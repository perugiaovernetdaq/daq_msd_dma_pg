==> flow/design.v <==
module IOFifosControl (
  input clk,
  input reset,
  input      [31:0] avs_writedata,
  output reg [31:0] avs_readdata,
  input      [2:0]  avs_address,
  input             avs_read,
  input             avs_write,
  output [31:0] InFifoData,
  output        InFifoWriteReq,
  input  [31:0] InFifoStatus,
  input  [31:0] OutFifoData,
  output        OutFifoReadAck,
  input  [31:0] OutFifoStatus,
  input  [31:0] OutRegFifoData,
  output        OutRegFifoReadAck,
  input  [31:0] OutRegFifoStatus
);
reg avs_writeold;
reg avs_readold;
reg [31:0] InFifoData_reg;
reg        InFifoWriteReq_reg;
reg        OutFifoReadAck_reg;
reg        OutRegFifoReadAck_reg;
assign InFifoData = InFifoData_reg;
assign InFifoWriteReq = InFifoWriteReq_reg;
assign OutFifoReadAck = OutFifoReadAck_reg;
assign OutRegFifoReadAck = OutRegFifoReadAck_reg;
always @(posedge clk) begin
    if ( (avs_write==1) && (avs_writeold==0) )begin
		OutFifoReadAck_reg <= 0;
		OutRegFifoReadAck_reg <= 0;
      case (avs_address)
            3'b000: begin			     
 			     InFifoWriteReq_reg <= 1;     
              InFifoData_reg <= avs_writedata;
            end
            default: begin
 			     InFifoWriteReq_reg <= 0;
              InFifoData_reg <= 32'd0;
            end
      endcase
    end
	 else if ( (avs_read==1) && (avs_readold==0) )begin
		InFifoWriteReq_reg <= 0;
 	   OutFifoReadAck_reg <= 0;
 	   OutRegFifoReadAck_reg <= 0;
      case (avs_address)
            3'b000: begin   
			     avs_readdata <= InFifoData_reg;
			   end 
            3'b001: begin   
			     avs_readdata <= InFifoStatus;
			   end 
            3'b010: begin   
			     avs_readdata <= OutFifoData;
				  OutFifoReadAck_reg <= 1;
			   end 
            3'b011: begin   
			     avs_readdata <= OutFifoStatus;
			   end 
            3'b100: begin   
			     avs_readdata <= OutRegFifoData;
				  OutRegFifoReadAck_reg <= 1;
			   end 
            3'b101: begin   
			     avs_readdata <= OutRegFifoStatus;
			   end 
            default: avs_readdata <= 32'd0;
      endcase
    end
	 else begin
		InFifoWriteReq_reg <= 0;
		OutFifoReadAck_reg <= 0;
		OutRegFifoReadAck_reg <= 0;
    end
	 avs_readold <= avs_read;
	 avs_writeold <= avs_write;
end
endmodule
-- Step by step through the tools: IOFifosControl
Tool output for the design above, in the order of the flow.
Lines are those of the file above, counted from 1.
Operators carry their Yosys type and port widths (W data, S select, Z words).
Library cell names are shortened.
The mark n/a stands for no value.
- top: IOFifosControl
- clock: clk
- cell library: sky130hd
- timing corner: tt_025C_1v80

-- Word-level counts
Yosys after proc, flatten, opt, wreduce and memory -nomap, before mapping. Enables and synchronous resets that opt folds into registers are not counted as muxes. Memory bits, and registers merged into a memory's read port (data or address), are not among the register bits. Print and check cells are not counted. Equal cells are merged and count once.
- equality and inequality tests: 5
- muxes and demuxes: 4
- bitwise logic cells: 4
- noted reduce/logical cells: 5
- operator list (kind ; number):
    $pmux W32 S6 ; 1
    $eq A3 B2 Y1 const B ; 2
    $eq A3 B3 Y1 const B ; 2
    $not A1 Y1 ; 4
    $eq A3 B1 Y1 const B ; 1
    $logic_not A3 Y1 ; 1
    $mux W1 ; 3
    $logic_and A1 B1 Y1 ; 2
    $reduce_and A2 Y1 ; 1
    $reduce_or A2 Y1 ; 1
- register bits: 69
- output and inout port bits at 67
- noted elaborated cells: 25

-- Longest topological paths
Yosys ltp: most cells in a row. Word level: on the elaborated netlist, between registers, memories and ports. Mapped: between sequential cells and ports; inverters and the memories' decode and read muxes count.
- depth in word-level cells: 4
- ABC_AREA at 0
- gate-level depth with buffers at 6
- gate-level depth less buffers at 3

-- Netlist
Yosys stat after the flow's synthesis: flattened, memories mapped to cells. It holds for the ABC_AREA given above (unset counts as 0); a run with the other value may have another netlist.
- noted standard cells after synthesis: 344
- noted synthesis area: 0.0042078 mm^2
- area of sequential cells: 0.0020219 mm^2
- flip-flops at 69
- buffer cells at 32
- cell types (cell type ; number ; total area (um^2)):
    edfxtp_1 ; 64 ; 1.92E+03
    mux2_2 ; 28 ; 315.302
    mux2i_1 ; 24 ; 240.23
    and2_1 ; 33 ; 206.448
    mux2_4 ; 11 ; 165.158
    buf_6 ; 11 ; 123.869
    a221oi_2 ; 8 ; 120.115
    a21oi_1 ; 21 ; 105.101
    dfxtp_1 ; 5 ; 100.096
    nand2_1 ; 24 ; 90.086
    a211o_1 ; 8 ; 70.067
    and3b_1 ; 8 ; 70.067
    o221ai_1 ; 8 ; 70.067
    buf_4 ; 9 ; 67.565
    a22oi_1 ; 8 ; 60.058
    nor3b_1 ; 8 ; 60.058
    a31oi_1 ; 8 ; 50.048
    o21ai_0 ; 10 ; 50.048
Not listed: further types 20, cells in them 48.

-- Worst setup path after synthesis
Source: OpenSTA report_checks on the synthesized netlist (no wires, ideal clock, input and output delay 20% of the period each), path of least setup slack; recovery checks are left aside. Register names are those of the netlist, which keeps one name where synthesis merged equal registers.
- kind: input-to-reg
- from: input avs_write
- to: register avs_readdata[0]
- noted clock period: 3.77 ns
- noted external input delay: 0.754 ns
- time at the first pin: 0.754 ns
- arrival time at 2.940 ns
- path slack: 0.430 ns
- path delay at 2.586 ns
- stages on the path: 3
- noted buffers on the path: 0
- synthesis period reached: 3.34 ns
"path delay" is the arrival time less input delay plus setup time.
"stages on the path": output pins that drive a net of the path, with the launching flip-flop's if there is one; two outputs of one cell count as two.
"synthesis period reached" is the clock period less the worst setup slack; recovery checks do not enter. This is arithmetic on one report: input and output delays are still those of the set period (20% each).
Between the ends stands the longest chain of elaborated cells between them, by number of cells; it is not shown to be the way that was timed. Of several equally long chains one is given.
Each line given opens the expression or statement behind the cell; cells for indexed reads and writes are added by Yosys, which also makes memories of some case tables.
At most two assigning lines are given for a register; there are more.
- path through: nor2b_1 or3b_1 inv_1
- length of the longest elaborated chain: 3
- RTL lines, path after synthesis (what ; RTL line ; source):
    from (decl) ; 8 ; input             avs_write,
    $logic_and A1 B1 Y1 ; 30 ; if ( (avs_write==1) && (avs_writeold==0) )begin
    $not A1 Y1 ; n/a ;
    $reduce_and A2 Y1 ; n/a ;
    to (assign) ; 50 ; avs_readdata <= InFifoData_reg;
    to (assign) ; 53 ; avs_readdata <= InFifoStatus;
    to (decl) ; 5 ; output reg [31:0] avs_readdata,

-- Timing after layout
Path of least setup slack in the final report of run 2 (OpenROAD, finished layout, wires in). Where an end is a register, its clock arrival counts in the times.
- kind: input-to-reg
- from: input avs_write
- to: register avs_readdata[29]
- noted clock period: 5.28 ns
- noted external input delay: 1.06 ns
- time at the first pin: 1.06 ns
- arrival time at 3.02 ns
- path slack: 2.23 ns
- stages on the path: 5
- noted buffers on the path: 2
Between the ends stands the longest chain of elaborated cells between them, by number of cells; it is not shown to be the way that was timed. Of several equally long chains one is given.
At most two assigning lines are given for a register; there are more.
- path through: clkdlybuf4s50_1 nor2b_4 buf_4 or3b_1 inv_2
- length of the longest elaborated chain: 3
- RTL lines, path post-layout (what ; RTL line ; source):
    from (decl) ; 8 ; input             avs_write,
    $logic_and A1 B1 Y1 ; 30 ; if ( (avs_write==1) && (avs_writeold==0) )begin
    $not A1 Y1 ; n/a ;
    $reduce_and A2 Y1 ; n/a ;
    to (assign) ; 50 ; avs_readdata <= InFifoData_reg;
    to (assign) ; 53 ; avs_readdata <= InFifoStatus;
    to (decl) ; 5 ; output reg [31:0] avs_readdata,

Wiki page: IOFifosControl / flow data

Settings and measured results of 2 stored flow runs for module IOFifosControl (sky130hd), not sorted in any way. The constraints put input and output delay at 20% of the set period each and load the outputs with 0.01 pF.
"clock period reached": clock period set for the run, less the worst setup slack. It is reckoned from that one timing run; input and output delays stay at 20% of the period that was set.
"time used up by the worst setup path" is the time allowed to the run's worst setup path (the clock period less input and output delay, where it has them) less its slack. Clock arrival times count: a late capture clock shortens it, a late launch clock lengthens it.
"power" is the tool's figure for a default switching activity; nothing was simulated.

Run 1
Settings were period_ns = 2.53; CORE_UTILIZATION = 63; SETUP_SLACK_MARGIN = 0.4; PLACE_DENSITY_LB_ADDON = 0.09; CORE_MARGIN = 7; CELL_PAD_IN_SITES_DETAIL_PLACEMENT = 0; TNS_END_PERCENT = 100; CTS_CLUSTER_SIZE = 59; MIN_ROUTING_LAYER = met1; CAP_MARGIN = 20; SLEW_MARGIN = 20
- no final report: placement broke off with FLW-0024

Run 2
Settings were period_ns = 5.28; CORE_UTILIZATION = 16; PLACE_DENSITY_LB_ADDON = 0.26; GPL_ROUTABILITY_DRIVEN = 1; CTS_CLUSTER_SIZE = 50; SLEW_MARGIN = 0; CAP_MARGIN = 20; CORE_MARGIN = 2
- noted the standard-cell area after routing: 0.0073458 mm^2
- mapped cell area after synthesis: 0.0042078 mm^2
- total negative setup slack: 0.000 ns
- smallest hold slack at 0.559 ns
- utilization in the final report: 28.3%
- power: 0.001596 W
- time used up by the worst setup path: 2.00 ns
- critical path type: input-to-reg
- worst setup slack after layout: 2.227 ns
- clock period reached at 3.053 ns
- area of the die: 0.0276125 mm^2
